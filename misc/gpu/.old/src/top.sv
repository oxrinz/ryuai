==> flow/design.v <==
module UART_RX (
    input i_Clock,
    input i_UART_RX,
    output o_RX_DV,
    output [7:0] o_RX_Byte
);
  parameter CLKS_PER_BIT = 217;
  parameter IDLE = 3'b000;
  parameter RX_START_BIT = 3'b001;
  parameter RX_DATA_BITS = 3'b010;
  parameter RX_STOP_BIT = 3'b011;
  parameter CLEANUP = 3'b100;
  reg [7:0] r_Clock_Count = 0;
  reg [2:0] r_Bit_Index = 0;
  reg [7:0] r_RX_Byte = 0;
  reg       r_RX_DV = 0;
  reg [2:0] r_SM_Main = 0;
  always @(posedge i_Clock) begin
    case (r_SM_Main)
      IDLE: begin
        r_RX_DV       <= 1'b0;
        r_Clock_Count <= 0;
        r_Bit_Index   <= 0;
        if (i_UART_RX == 1'b0) r_SM_Main <= RX_START_BIT;
        else r_SM_Main <= IDLE;
      end
      RX_START_BIT: begin
        if (r_Clock_Count == (CLKS_PER_BIT - 1) / 2) begin
          if (i_UART_RX == 1'b0) begin
            r_Clock_Count <= 0;
            r_SM_Main     <= RX_DATA_BITS;
          end else r_SM_Main <= IDLE;
        end else begin
          r_Clock_Count <= r_Clock_Count + 1;
          r_SM_Main     <= RX_START_BIT;
        end
      end
      RX_DATA_BITS: begin
        if (r_Clock_Count < CLKS_PER_BIT - 1) begin
          r_Clock_Count <= r_Clock_Count + 1;
          r_SM_Main     <= RX_DATA_BITS;
        end else begin
          r_Clock_Count          <= 0;
          r_RX_Byte[r_Bit_Index] <= i_UART_RX;
          if (r_Bit_Index < 7) begin
            r_Bit_Index <= r_Bit_Index + 1;
            r_SM_Main   <= RX_DATA_BITS;
          end else begin
            r_Bit_Index <= 0;
            r_SM_Main   <= RX_STOP_BIT;
          end
        end
      end
      RX_STOP_BIT: begin
        if (r_Clock_Count < CLKS_PER_BIT - 1) begin
          r_Clock_Count <= r_Clock_Count + 1;
          r_SM_Main     <= RX_STOP_BIT;
        end else begin
          r_RX_DV       <= 1'b1;
          r_Clock_Count <= 0;
          r_SM_Main     <= CLEANUP;
        end
      end
      CLEANUP: begin
        r_SM_Main <= IDLE;
        r_RX_DV   <= 1'b0;
      end
      default: r_SM_Main <= IDLE;
    endcase
  end
  assign o_RX_DV   = r_RX_DV;
  assign o_RX_Byte = r_RX_Byte;
endmodule
module bin_to_seg (
    input        i_Clk,
    input  [3:0] i_Binary_Num,
    output       o_Segment_A,
    output       o_Segment_B,
    output       o_Segment_C,
    output       o_Segment_D,
    output       o_Segment_E,
    output       o_Segment_F,
    output       o_Segment_G
);
  reg [6:0] r_Hex_Encoding = 7'h00;
  always @(posedge i_Clk) begin
    case (i_Binary_Num)
      4'b0000: r_Hex_Encoding <= 7'b1111110;
      4'b0001: r_Hex_Encoding <= 7'b0110000;
      4'b0010: r_Hex_Encoding <= 7'b1101101;
      4'b0011: r_Hex_Encoding <= 7'b1111001;
      4'b0100: r_Hex_Encoding <= 7'b0110011;
      4'b0101: r_Hex_Encoding <= 7'b1011011;
      4'b0110: r_Hex_Encoding <= 7'b1011111;
      4'b0111: r_Hex_Encoding <= 7'b1110000;
      4'b1000: r_Hex_Encoding <= 7'b1111111;
      4'b1001: r_Hex_Encoding <= 7'b1111011;
      default: r_Hex_Encoding <= 7'b0000000; 
    endcase
  end
  assign o_Segment_A = r_Hex_Encoding[6];
  assign o_Segment_B = r_Hex_Encoding[5];
  assign o_Segment_C = r_Hex_Encoding[4];
  assign o_Segment_D = r_Hex_Encoding[3];
  assign o_Segment_E = r_Hex_Encoding[2];
  assign o_Segment_F = r_Hex_Encoding[1];
  assign o_Segment_G = r_Hex_Encoding[0];
endmodule
module DECODE (
    input i_Clk,
    input [7:0] instruction,
    input w_RX_DV,
    output reg o_LED_1
);
  reg w_RX_DV_prev;
  always @(posedge i_Clk) begin
    w_RX_DV_prev <= w_RX_DV;
    if (w_RX_DV && !w_RX_DV_prev) begin
      if (instruction == 8'b10101010) begin
        o_LED_1 <= 1'b1;
      end else begin
        o_LED_1 <= 1'b0;
      end
    end
  end
endmodule
module top (
    input i_Clk,
    input i_UART_RX,
    output o_UART_TX,
    output o_Segment1_A,
    output o_Segment1_B,
    output o_Segment1_C,
    output o_Segment1_D,
    output o_Segment1_E,
    output o_Segment1_F,
    output o_Segment1_G,
    output o_Segment2_A,
    output o_Segment2_B,
    output o_Segment2_C,
    output o_Segment2_D,
    output o_Segment2_E,
    output o_Segment2_F,
    output o_Segment2_G,
    output o_LED_1
);
    wire w_RX_DV;
    wire [7:0] w_RX_Byte;
    wire w_TX_Active, w_TX_Serial;
    wire w_TX_Done;
    UART_RX UART_RX_Inst (
        .i_Clock(i_Clk),
        .i_UART_RX(i_UART_RX),
        .o_RX_DV(w_RX_DV),
        .o_RX_Byte(w_RX_Byte)
    );
    UART_TX UART_TX_Inst (
        .i_Clock(i_Clk),
        .i_Rst_L(1'b1),
        .i_TX_DV(w_RX_DV),
        .i_TX_Byte(w_RX_Byte),
        .o_TX_Active(w_TX_Active),
        .o_TX_Serial(w_TX_Serial),
        .o_TX_Done(w_TX_Done)
    );
    assign o_UART_TX = w_TX_Active ? w_TX_Serial : 1'b1;
    DECODE decode (
        .i_Clk(i_Clk),
        .w_RX_DV(w_RX_DV),
        .instruction(w_RX_Byte),
        .o_LED_1(o_LED_1)
    );
    wire w_Segment1_A, w_Segment2_A;
    wire w_Segment1_B, w_Segment2_B;
    wire w_Segment1_C, w_Segment2_C;
    wire w_Segment1_D, w_Segment2_D;
    wire w_Segment1_E, w_Segment2_E;
    wire w_Segment1_F, w_Segment2_F;
    wire w_Segment1_G, w_Segment2_G;
    bin_to_seg SevenSeg1_Inst (
        .i_Clk(i_Clk),
        .i_Binary_Num(w_RX_Byte[7:4]),
        .o_Segment_A(w_Segment1_A),
        .o_Segment_B(w_Segment1_B),
        .o_Segment_C(w_Segment1_C),
        .o_Segment_D(w_Segment1_D),
        .o_Segment_E(w_Segment1_E),
        .o_Segment_F(w_Segment1_F),
        .o_Segment_G(w_Segment1_G)
    );
    assign o_Segment1_A = ~w_Segment1_A;
    assign o_Segment1_B = ~w_Segment1_B;
    assign o_Segment1_C = ~w_Segment1_C;
    assign o_Segment1_D = ~w_Segment1_D;
    assign o_Segment1_E = ~w_Segment1_E;
    assign o_Segment1_F = ~w_Segment1_F;
    assign o_Segment1_G = ~w_Segment1_G;
    bin_to_seg SevenSeg2_Inst (
        .i_Clk(i_Clk),
        .i_Binary_Num(w_RX_Byte[3:0]),
        .o_Segment_A(w_Segment2_A),
        .o_Segment_B(w_Segment2_B),
        .o_Segment_C(w_Segment2_C),
        .o_Segment_D(w_Segment2_D),
        .o_Segment_E(w_Segment2_E),
        .o_Segment_F(w_Segment2_F),
        .o_Segment_G(w_Segment2_G)
    );
    assign o_Segment2_A = ~w_Segment2_A;
    assign o_Segment2_B = ~w_Segment2_B;
    assign o_Segment2_C = ~w_Segment2_C;
    assign o_Segment2_D = ~w_Segment2_D;
    assign o_Segment2_E = ~w_Segment2_E;
    assign o_Segment2_F = ~w_Segment2_F;
    assign o_Segment2_G = ~w_Segment2_G;
endmodule
module UART_TX (
    input            i_Rst_L,
    input            i_Clock,
    input            i_TX_DV,
    input      [7:0] i_TX_Byte,
    output reg       o_TX_Active,
    output reg       o_TX_Serial,
    output reg       o_TX_Done
);
  localparam IDLE = 2'b00;
  localparam TX_START_BIT = 2'b01;
  localparam TX_DATA_BITS = 2'b10;
  localparam TX_STOP_BIT = 2'b11;
  localparam CLKS_PER_BIT = 217;
  reg [2:0] r_SM_Main;
  reg [$clog2(CLKS_PER_BIT):0] r_Clock_Count;
  reg [2:0] r_Bit_Index;
  reg [7:0] r_TX_Data;
  always @(posedge i_Clock or negedge i_Rst_L) begin
    if (~i_Rst_L) begin
      r_SM_Main <= 3'b000;
    end else begin
      o_TX_Done <= 1'b0;
      case (r_SM_Main)
        IDLE: begin
          o_TX_Serial   <= 1'b1;
          r_Clock_Count <= 0;
          r_Bit_Index   <= 0;
          if (i_TX_DV == 1'b1) begin
            o_TX_Active <= 1'b1;
            r_TX_Data   <= i_TX_Byte;
            r_SM_Main   <= TX_START_BIT;
          end else r_SM_Main <= IDLE;
        end
        TX_START_BIT: begin
          o_TX_Serial <= 1'b0;
          if (r_Clock_Count < CLKS_PER_BIT - 1) begin
            r_Clock_Count <= r_Clock_Count + 1;
            r_SM_Main     <= TX_START_BIT;
          end else begin
            r_Clock_Count <= 0;
            r_SM_Main     <= TX_DATA_BITS;
          end
        end
        TX_DATA_BITS: begin
          o_TX_Serial <= r_TX_Data[r_Bit_Index];
          if (r_Clock_Count < CLKS_PER_BIT - 1) begin
            r_Clock_Count <= r_Clock_Count + 1;
            r_SM_Main     <= TX_DATA_BITS;
          end else begin
            r_Clock_Count <= 0;
            if (r_Bit_Index < 7) begin
              r_Bit_Index <= r_Bit_Index + 1;
              r_SM_Main   <= TX_DATA_BITS;
            end else begin
              r_Bit_Index <= 0;
              r_SM_Main   <= TX_STOP_BIT;
            end
          end
        end
        TX_STOP_BIT: begin
          o_TX_Serial <= 1'b1;
          if (r_Clock_Count < CLKS_PER_BIT - 1) begin
            r_Clock_Count <= r_Clock_Count + 1;
            r_SM_Main     <= TX_STOP_BIT;
          end else begin
            o_TX_Done     <= 1'b1;
            r_Clock_Count <= 0;
            r_SM_Main     <= IDLE;
            o_TX_Active   <= 1'b0;
          end
        end
        default: r_SM_Main <= IDLE;
      endcase
    end
  end
endmodule
* Tool chain data of top
What the tools print for top, step after step. Lines are those of the file above, counted from 1. Operators carry their Yosys type and port widths (W data, S select, Z words). Cell names lack the library's common part. A cell with n/a has no value.
Design: design top top, clock i_Clk, cell library sky130hd, library corner tt_025C_1v80

* After elaboration
Yosys after proc, flatten, opt, wreduce and memory -nomap, before mapping. Print and check cells are not counted. Memory sizes are those after Yosys's memory passes, which may raise the word count (mostly to a power of two), join words into wider ones and drop unused or constant bits.
Operators by class: add/subtract/negate cells 5, order comparisons 4, equality and inequality tests 15, shifts and indexed selects 3, multiplexer cells 33, bitwise gates (word level) 18, reduce/logical cells 22
Operators by type and width (count):
- $pmux W8 S3 | 1
- $pmux W3 S4 | 2
- $mux W8 | 3
- $mux W3 | 8
- $pmux W9 S2 | 1
- $not A1 Y1 | 15
- $reduce_and A2 Y1 | 6
- $eq A3 B2 Y1 const B | 4
- $pmux W3 S2 | 2
- $ne A2 B2 Y1 const B | 5
- $reduce_bool A2 Y1 | 5
- $add A9 B1 Y9 const B | 1
- $lt A9 B8 Y1 const B | 1
- $mux W9 | 1
- $mux W1 | 9
- $shift A1 B4 Y8 | 1
- $shift A1 B4 Y8 const A | 1
- $add A8 B1 Y8 const B | 1
- $shiftx A8 B3 Y1 | 1
- $eq A8 B7 Y1 const B | 1
- $lt A8 B8 Y1 const B | 1
- $eq A8 B8 Y1 const B | 1
- $and A8 B8 Y8 | 1
- $or A8 B8 Y8 | 1
- $not A8 Y8 | 1
- $reduce_or A2 Y1 | 3
- $add A3 B1 Y3 const B | 2
- $eq A3 B1 Y1 const B | 2
Not listed: further kinds 14, cells in them 19.
Bit counts: bits in registers 50, bits in read-only memories 224, word width x clocked read ports 14, memory cells 2, input bits 2, output and inout port bits 16, cells after elaboration 115
Memory list:
- (no name shown) | words 16, width 7, rd ports 1, write ports 0, line 87 | case (i_Binary_Num)
- (no name shown) | words 16, width 7, rd ports 1, write ports 0, line 87

* Longest topological paths
Yosys ltp: most cells in a row. Word level: on the elaborated netlist, between registers, memories and ports. Mapped: between sequential cells and ports; inverters and the memories' decode and read muxes count.
Depth: depth after elaboration 5, ABC_AREA 1, mapped depth 10, gate-level depth less buffers 9

* Netlist
Yosys stat after the flow's synthesis: flattened, memories mapped to cells. It holds for the ABC_AREA given above (unset counts as 0); a run with the other value may have another netlist. The area totals of this step are shown rounded.
Mapped netlist: standard cells after synthesis 357, synthesis area 3330 µm², sequential area 1690 µm², flip-flop cells 63, buffer cells 1
Cell types:
- edfxtp_1 | count 43, area in all 1.29E+03 µm²
- dfxtp_1 | count 20, area in all 400.384 µm²
- ha_1 | count 27, area in all 337.824 µm²
- inv_1 | count 64, area in all 240.23 µm²
- nand2_1 | count 60, area in all 225.216 µm²
- nand3_1 | count 22, area in all 110.106 µm²
- nor2_1 | count 26, area in all 97.594 µm²
- o21ai_0 | count 19, area in all 95.091 µm²
- nor2_2 | count 12, area in all 75.072 µm²
- nor3_2 | count 6, area in all 60.058 µm²
- xor2_1 | count 6, area in all 52.55 µm²
- nand2_2 | count 6, area in all 37.536 µm²
- inv_2 | count 8, area in all 30.029 µm²
- o21ai_1 | count 6, area in all 30.029 µm²
- xnor2_1 | count 3, area in all 26.275 µm²
- nand4_1 | count 4, area in all 25.024 µm²
- nor3b_2 | count 2, area in all 25.024 µm²
- nand2_4 | count 2, area in all 22.522 µm²
Not listed: further types 14, cells in them 21.

* Path before layout
Path of least setup slack by OpenSTA after synthesis, without wires, with an ideal clock, recovery checks aside; 20% of the period is set as input and as output delay. Where synthesis merged equal registers, the netlist keeps one of their names.
Path after synthesis: path type flip-flop to flip-flop, from reg UART_RX_Inst.r_Bit_Index[0], to reg UART_RX_Inst.r_RX_Byte[0], clock period 2010 ps, setup time 253 ps, launch time at the first pin 0 ps, arrival time 1392 ps, data required time 1757 ps, path slack 365 ps, path delay 1645 ps, driving pins on the path 8, path buffers 1, synthesis period reached 1645 ps
"path delay" = arrival - input delay + setup time. "driving pins on the path": output pins that drive a net of the path, with the launching flip-flop's if there is one; two outputs of one cell count as two. "synthesis period reached" is the clock period less the worst setup slack; recovery checks do not enter. This is arithmetic on one report: input and output delays are still those of the set period (20% each). The rows between start and end are the longest chain of elaborated cells between them; the timing report does not say that the signal goes this way. Where chains are equally long, one stands for them. Each line given opens the expression or statement behind the cell; cells for indexed reads and writes are added by Yosys, which also makes memories of some case tables. A register here has more assigning lines than the two given.
Between the ends, after synthesis: cells stage by stage edfxtp_1 -> buf_2 -> inv_1 -> ha_1 -> inv_1 -> nand4_1 -> o21ai_1 -> inv_1, cells in the longest elaborated chain 5, elaborated cells on any way between the ends 6, RTL lines with such cells 1, those cells by class add/sub (1); shift (2); logic (3)
RTL lines, path after synthesis:
- start: declaration | line 14 | reg [2:0] r_Bit_Index = 0;
- start: assignment | line 23 | r_Bit_Index   <= 0;
- start: assignment | line 46 | r_Bit_Index <= r_Bit_Index + 1;
- $neg A3 Y4 | line 44 | r_RX_Byte[r_Bit_Index] <= i_UART_RX;
- $shift A1 B4 Y8 | line 44
- $not A8 Y8 | line 44
- $and A8 B8 Y8 | line 44
- $or A8 B8 Y8 | line 44
- end: assignment | line 44
- end: declaration | line 15 | reg [7:0] r_RX_Byte = 0;

* Timing after layout
From the final timing report of job 2: the path of least setup slack in the routed layout; clock arrival at registers is part of the times. The path's times are printed in steps of 10 ps; the period is the one set.
Path after layout: path type flip-flop to output port, from reg UART_TX_Inst.o_TX_Active, to out o_UART_TX, clock period 1750 ps, output delay 350 ps, launch time at the first pin 330 ps, arrival time 1280 ps, data required time 1400 ps, path slack 120 ps, driving pins on the path 3, path buffers 1
The rows between start and end are the longest chain of elaborated cells between them; the timing report does not say that the signal goes this way. Where chains are equally long, one stands for them.
Between the ends, after layout: cells stage by stage edfxtp_1 -> nand2_1 -> clkdlybuf4s50_1, cells in the longest elaborated chain 1, elaborated cells on any way between the ends 1, RTL lines with such cells 1, those cells by class mux (1)
RTL lines, path after layout:
- start: declaration | line 222 | output reg       o_TX_Active,
- start: assignment | line 246 | o_TX_Active <= 1'b1;
- start: assignment | line 286 | o_TX_Active   <= 1'b0;
- $mux W1 | line 166 | assign o_UART_TX = w_TX_Active ? w_TX_Serial : 1'b1;
- end: declaration | line 130 | output o_UART_TX,

Below are 2 stored runs of the flow (Yosys, OpenROAD; platform sky130hd) on top, each with its settings and what was measured, unordered. Constraints: input delay and output delay 20% of the set period each, output load 0.01 pF.
"reached clock period" is the run's clock period less its worst setup slack. It is reckoned from that one timing run; input and output delays stay at 20% of the period that was set.
"total design power" rests on the timing tool's default activity at the inputs, not on a simulated workload.
The results are shown rounded.

* Job 1 | settings: period_ns 1.69; CORE_UTILIZATION 72; SETUP_SLACK_MARGIN -0.17; PLACE_DENSITY_LB_ADDON 0.09; CORE_ASPECT_RATIO 0.64; CELL_PAD_IN_SITES_GLOBAL_PLACEMENT 3; CTS_CLUSTER_SIZE 18; CTS_CLUSTER_DIAMETER 36; CAP_MARGIN 25; SLEW_MARGIN 30; CORE_MARGIN 2 | did not finish, placement stopped with FLW-0024
* Job 2 | settings: period_ns 1.75; CORE_UTILIZATION 52; CELL_PAD_IN_SITES_GLOBAL_PLACEMENT 1; ABC_AREA 1; GPL_ROUTABILITY_DRIVEN 0; CTS_CLUSTER_SIZE 26; CTS_CLUSTER_DIAMETER 387; CAP_MARGIN 15; MIN_ROUTING_LAYER met2; CORE_MARGIN 2; SLEW_MARGIN 20 | results: post-synthesis cell area 3330 µm²; worst setup slack after layout 118 ps; reached clock period 1632 ps; total design power 2.98 mW; worst hold slack 483 ps; post-route utilization 61.3 %; area inside the die boundary 7070 µm²
